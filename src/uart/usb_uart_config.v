==> flow/design.v <==
parameter N = 32;
parameter Q = 3;
module usb_uart_config 
(
    input              PHY_CLKOUT        , 
    input              RESET_IN          , 
    input              setup_active      ,
    input   [3:0]      endpt_sel         ,
    input              usb_rxval         ,
    input              usb_rxact         ,
    input   [7:0]      usb_rxdat         ,
    input              usb_txact         ,
    input              usb_txpop         ,
    output  [11:0]     usb_txdat_len_o   ,
    output  [7:0]      endpt0_dat_o      ,
    output             endpt0_send_o     ,
    output             uart1_en_o        ,
    output  [31:0]     uart1_BAUD_RATE_o ,
    output  [7:0]      uart1_PARITY_BIT_o,
    output  [7:0]      uart1_STOP_BIT_o  ,
    output  [7:0]      uart1_DATA_BITS_o
);
parameter ENDPT_UART_CONFIG =4'h0;
parameter ENDPT_UART1_DATA  =4'h1;
parameter ENDPT_UART2_DATA  =4'h2;
parameter ENDPT_UART3_DATA  =4'h3;
parameter ENDPT_I2C1        =4'h4;
parameter ENDPT_I2C2        =4'h5;
parameter ENDPT_I2C3        =4'h6;
parameter ENDPT_I2C4        =4'h7;
parameter ENDPT_PARALLEL20  =4'h8;
localparam  SET_LINE_CODING = 8'h20;
localparam  GET_LINE_CODING = 8'h21;
localparam  SET_CONTROL_LINE_STATE = 8'h22;
reg [7:0] stage;
reg [7:0] sub_stage;
reg [7:0] s_req_type;
reg [7:0] s_req_code;
reg [15:0]s_ctl_sig;
reg [15:0]s_set_len;
reg [15:0]s_interface_num;
reg       s_uart1_en;
reg [31:0]s_dte1_rate;
reg [7:0] s_char1_format;
reg [7:0] s_parity1_type;
reg [7:0] s_data1_bits;
reg [7:0] s_char2_format;
reg [7:0] s_parity2_type;
reg [7:0] s_data2_bits;
reg [31:0]s_dte3_rate;
reg [7:0] s_char3_format;
reg [7:0] s_parity3_type;
reg [7:0] s_data3_bits;
reg [7:0] endpt0_dat;
reg       endpt0_send;
assign uart1_en_o=s_uart1_en;
assign uart1_BAUD_RATE_o=s_dte1_rate;
assign uart1_PARITY_BIT_o=s_parity1_type;
assign uart1_STOP_BIT_o=s_char1_format;
assign uart1_DATA_BITS_o=s_data1_bits;
assign endpt0_dat_o=endpt0_dat;
assign endpt0_send_o=endpt0_send;
assign usb_txdat_len_o=12'd7;
always @(posedge PHY_CLKOUT,posedge RESET_IN) begin
    if (RESET_IN) begin
        stage <= 8'd0;
        sub_stage <= 8'd0;
        s_req_type <= 8'd0;
        s_req_code <= 8'd0;
        s_ctl_sig <= 16'd0;
        s_set_len <= 16'd0;
        s_interface_num<= 16'd0;
        s_dte1_rate <= 32'd115200;
        s_char1_format <= 8'd0;
        s_parity1_type <= 8'd0;
        s_data1_bits <= 8'd8;
        endpt0_send <= 1'd0;
        endpt0_dat  <= 8'd0;
        s_uart1_en <= 1'b0;
    end
    else begin
        if (setup_active) begin
            if (usb_rxval) begin
                case (stage)
                    8'd0 : begin
                        s_req_type <= usb_rxdat;
                        stage <= stage + 8'd1;
                        sub_stage <= 8'd0;
                        endpt0_send <= 1'd0;
                    end
                    8'd1 : begin
                        s_req_code <= usb_rxdat;
                        stage <= stage + 8'd1;
                    end
                    8'd2 : begin
                        if (s_req_code == SET_CONTROL_LINE_STATE) begin
                            s_ctl_sig[7:0] <= usb_rxdat;
                        end
                        stage <= stage + 8'd1;
                    end
                    8'd3 : begin
                        if (s_req_code == SET_CONTROL_LINE_STATE) begin
                            s_ctl_sig[15:8] <= usb_rxdat;
                        end
                        stage <= stage + 8'd1;
                    end
                    8'd4 : begin
                        stage <= stage + 8'd1;
                        if (s_req_code == SET_LINE_CODING) begin
                            s_interface_num[7:0] <= usb_rxdat;
                        end
                        else if (s_req_code == SET_CONTROL_LINE_STATE) begin
                            s_interface_num[7:0] <= usb_rxdat;
                        end
                    end
                    8'd5 : begin
                        stage <= stage + 8'd1;
                        if (s_req_code == SET_LINE_CODING) begin
                            s_interface_num[15:8] <= usb_rxdat;
                        end
                        else if (s_req_code == SET_CONTROL_LINE_STATE) begin
                            s_interface_num[15:8] <= usb_rxdat;
                        end
                    end
                    8'd6 : begin
                        if (s_req_code == SET_LINE_CODING) begin
                            s_set_len[7:0] <= usb_rxdat;
                        end
                        else if (s_req_code == GET_LINE_CODING) begin
                            s_set_len[7:0] <= usb_rxdat;
                            if (s_interface_num == 16'd0) begin
                                endpt0_send <= 1'd1;
                            end
                        end
                        else if (s_req_code == SET_CONTROL_LINE_STATE) begin
                            if (s_interface_num == 16'd0) begin
                                s_uart1_en <= s_ctl_sig[0];
                            end
                        end
                        stage <= stage + 8'd1;
                    end
                    8'd7 : begin
                        if (s_req_code == SET_LINE_CODING) begin
                            s_set_len[15:8] <= usb_rxdat;
                        end
                        else if (s_req_code == GET_LINE_CODING) begin
                            s_set_len[15:8] <= usb_rxdat;
                            if (s_interface_num == 16'd0) begin
                                endpt0_send <= 1'd1;
                                endpt0_dat <= s_dte1_rate[7:0];
                            end
                        end
                        stage <= stage + 8'd1;
                        sub_stage <= 8'd0;
                    end
                    8'd8 : begin
                        stage <= stage;
                    end
                endcase
            end
        end
        else if (s_req_code == SET_LINE_CODING) begin
            stage <= 8'd0;
            if ((usb_rxact)&&(endpt_sel ==ENDPT_UART_CONFIG)) begin
                if (usb_rxval) begin
                    sub_stage <= sub_stage + 8'd1;
                    if(s_interface_num==0)begin
                        if (sub_stage <= 3) begin
                            s_dte1_rate <= {usb_rxdat,s_dte1_rate[31:8]};
                        end
                        else if (sub_stage == 4) begin
                            s_char1_format <= usb_rxdat;
                        end
                        else if (sub_stage == 5) begin
                            s_parity1_type <= usb_rxdat;
                        end
                        else if (sub_stage == 6) begin
                            s_data1_bits <= usb_rxdat;
                        end
                    end
                end
            end
        end
        else if (s_req_code == GET_LINE_CODING) begin
            stage <= 8'd0;
            if ((usb_txact)&&(endpt_sel ==ENDPT_UART_CONFIG)) begin
                if (endpt0_send == 1'b1) begin
                    if (usb_txpop) begin
                        sub_stage <= sub_stage + 8'd1;
                    end
                    if (s_req_code == GET_LINE_CODING) begin
                        if (usb_txpop) begin 
                            if(s_interface_num==0)begin
                                if (sub_stage <= 0) begin
                                    endpt0_dat <= s_dte1_rate[15:8];
                                end
                                else if (sub_stage == 1) begin
                                    endpt0_dat <= s_dte1_rate[23:16];
                                end
                                else if (sub_stage == 2) begin
                                    endpt0_dat <= s_dte1_rate[31:24];
                                end
                                else if (sub_stage == 3) begin
                                    endpt0_dat <= s_char1_format;
                                end
                                else if (sub_stage == 4) begin
                                    endpt0_dat <= s_parity1_type;
                                end
                                else if (sub_stage == 5) begin
                                    endpt0_dat <= s_data1_bits;
                                end
                                else if (sub_stage == 6) begin
                                    endpt0_send <= 1'b0;
                                end
                                else begin
                                    endpt0_send <= 1'b0;
                                end
                            end
                        end
                    end
                end
            end
            else begin
                sub_stage <= 8'd0;
            end
        end
        else begin
             stage <= 8'd0;
             sub_stage <= 8'd0;
        end
    end
end
endmodule
Reports on usb_uart_config
Tool output for the design above, in the order of the flow.
Lines are those of the file above, counted from 1.
Operators: Yosys type, input widths -> output width; for muxes data width and select width s.
Library cell names are shortened.
Not given: n/a

inputs
  design top = usb_uart_config
  clock port = PHY_CLKOUT
  standard-cell library = sky130hd
  library corner = tt_025C_1v80

Word level
Counts by Yosys on the flattened word-level netlist (proc, flatten, opt, wreduce; memories kept). Register bits leave out memories and registers merged into their read ports (data or address). Print and check cells are left out. Cells with the same type and inputs are merged into one.

word-level totals
  register bits = 107
  input bits = 19

operators by class
  add/subtract/negate cells = 2
  $lt $le $gt $ge = 2
  equality and inequality tests = 32
  multiplexer cells = 51
  bitwise operators = 6
  reductions and logical operators = 28

operators with widths
  operator             number
  $mux 8               33
  $eq 8x3->1 const B   7
  $eq 8x2->1 const B   4
  $eq 8x6->1 const B   3
  $mux 1               17
  $logic_not 16->1     1
  $add 8x1->8 const B  2
  $eq 8x1->1 const B   2
  $reduce_and 8->1     2
  $reduce_and 7->1     2
  $reduce_and 12->1    1
  $reduce_bool 2->1    6
  $reduce_and 4->1     3
  $reduce_and 6->1     2
  $ne 5x5->1 const B   2
  $reduce_and 9->1     1
  $ne 2x2->1 const B   4
  $ne 4x3->1 const B   2
  $le 8x1->1 const B   1
  $le 8x2->1 const B   1
  $logic_not 8->1      1
  $reduce_or 8->1      1
  $reduce_bool 7->1    1
  $not 1->1            6
  $ne 3x2->1 const B   2
  $ne 3x3->1 const B   2
  $ne 2x1->1 const B   2
  $reduce_or 2->1      2

Other operator kinds: 7; their cells: 8.

Depth
Depth = most cells in a row (Yosys ltp): at word level without a register or memory, in the mapped netlist without a sequential cell, where the memories' decode and read muxes count.

depth
  word-level depth = 14
  ABC_AREA = 0
  mapped depth = 9
  gate-level depth less buffers = 7

Mapped cells and area
Source: synth_stat.txt of the flow (Yosys; design flattened, memories mapped). It holds for the ABC_AREA given above (unset counts as 0); a run with the other value may have another netlist.

cell types
  cell      number
  dfrtp_1   102
  mux2_2    81
  dfstp_2   5
  a21oi_1   25
  buf_4     15
  a22o_1    12
  ha_1      8
  inv_1     25
  nand2b_1  15
  o21ai_0   15
  nor2_1    19
  a221o_1   7
  a211oi_1  9
  nand2_1   17
  nor4_1    10
  nor3b_1   7
  a31oi_1   8
  and2_1    7

Other cell types: 49; their cells: 104.

synthesis totals
  cell count = 491
  chip area (Yosys) = 0.0056029 mm²
  area of sequential cells = 0.0026838 mm²
  mapped flip-flops = 107
  buffer cells = 33

Path before layout
Source: OpenSTA report_checks on the synthesized netlist (no wires, ideal clock, input and output delay 20% of the period each), path of least setup slack; recovery checks are left aside. Register names are those of the netlist, which keeps one name where synthesis merged equal registers.

path post-synthesis
  kind = input to register
  start point = in endpt_sel[1]
  end point = reg s_parity1_type[0]
  period = 2.81 ns
  input delay = 0.562 ns
  setup time = 0.125 ns
  arrival = 2.145 ns
  data required time = 2.685 ns
  setup slack = 0.540 ns
  path delay = 1.708 ns
  driving pins on the path = 5
  synthesis period reached = 2.27 ns

"path delay" = arrival - input delay + setup time.
"driving pins on the path" counts driving pins, that of a launching flip-flop among them; a cell with two outputs on the path counts twice.
"synthesis period reached" is the clock period less the worst setup slack; recovery checks do not enter. This is arithmetic on one report: input and output delays are still those of the set period (20% each).
Between the ends stands the longest chain of elaborated cells between them, by number of cells; it is not shown to be the way that was timed. Of several equally long chains one is given.
Each line given opens the expression or statement behind the cell; cells for indexed reads and writes are added by Yosys, which also makes memories of some case tables.

on the way, post-synthesis
  path through = nor4_1 and4_1 nand4_2 nor3b_4 mux2_2
  length of the longest elaborated chain = 3

ends and longest elaborated chain, post-synthesis
  what               RTL line  text
  from (decl)        8         input   [3:0]      endpt_sel         ,
  $logic_not 4->1    164       if ((usb_rxact)&&(endpt_sel ==ENDPT_UART_CONFIG)) begin
  $logic_and 1x1->1  164
  $reduce_and 8->1   n/a
  to (assign)        75        s_parity1_type <= 8'd0;
  to (assign)        175       s_parity1_type <= usb_rxdat;
  to (decl)          45        reg [7:0] s_parity1_type;

Timing after layout
From the final timing report of flow run 1: the path of least setup slack in the routed layout; clock arrival at registers is part of the times.

path after layout
  kind = input to register
  start point = in setup_active
  end point = reg s_parity1_type[3]
  period = 4.21 ns
  input delay = 0.84 ns
  setup time = 0.11 ns
  arrival = 3.43 ns
  data required time = 4.46 ns
  setup slack = 1.02 ns
  driving pins on the path = 6

Between the ends stands the longest chain of elaborated cells between them, by number of cells; it is not shown to be the way that was timed. Of several equally long chains one is given.

on the way, after layout
  path through = clkdlybuf4s50_1 or4_4 nor3_4 nand4_2 nor3b_4 mux2_2
  length of the longest elaborated chain = 2

ends and longest elaborated chain, after layout
  what              RTL line  text
  from (decl)       7         input              setup_active      ,
  $not 1->1         n/a
  $reduce_and 8->1  n/a
  to (assign)       75        s_parity1_type <= 8'd0;
  to (assign)       175       s_parity1_type <= usb_rxdat;
  to (decl)         45        reg [7:0] s_parity1_type;

Appendix: measured runs

Measured results for usb_uart_config: 2 stored runs of the Yosys and OpenROAD flow on sky130hd. The settings differ; the order carries no meaning. The constraints put input and output delay at 20% of the set period each and load the outputs with 0.01 pF.
"achieved period": clock period set for the run, less the worst setup slack. It is reckoned from that one timing run; input and output delays stay at 20% of the period that was set.
"time used up by the worst setup path" = time allowed to the worst setup path (clock period - input delay - output delay, where it has them) - its slack; a late launch clock adds to it, a late capture clock takes from it.
A setting shown as . is not set for that run.

name                                          flow run 1         flow run 2
period_ns                                     4.21               2.01
CORE_UTILIZATION                              47                 52
PLACE_DENSITY_LB_ADDON                        0.23               0.0
CORE_ASPECT_RATIO                             0.52               .
CORE_MARGIN                                   2                  2
CELL_PAD_IN_SITES_GLOBAL_PLACEMENT            1                  1
TNS_END_PERCENT                               65                 10
GPL_ROUTABILITY_DRIVEN                        0                  .
CTS_CLUSTER_DIAMETER                          345                208
MAX_ROUTING_LAYER                             met5               .
CAP_MARGIN                                    20                 20
SLEW_MARGIN                                   20                 20
ABC_AREA                                      .                  1
GPL_TIMING_DRIVEN                             .                  1
MIN_ROUTING_LAYER                             .                  met1
chip area after synthesis (Yosys) (mm²)       0.0056029          0.0056592
area of the die (mm²)                         0.0128578          0.0117332
standard-cell area of the final layout (mm²)  0.0068541          0.0071406
setup slack of the critical path (ns)         1.022              0.106
total negative slack (ns)                     0.000              0.000
achieved period (ns)                          3.188              1.904
time used up by the worst setup path (ns)     2.35               1.50
kind of the worst setup path                  input to register  register to output
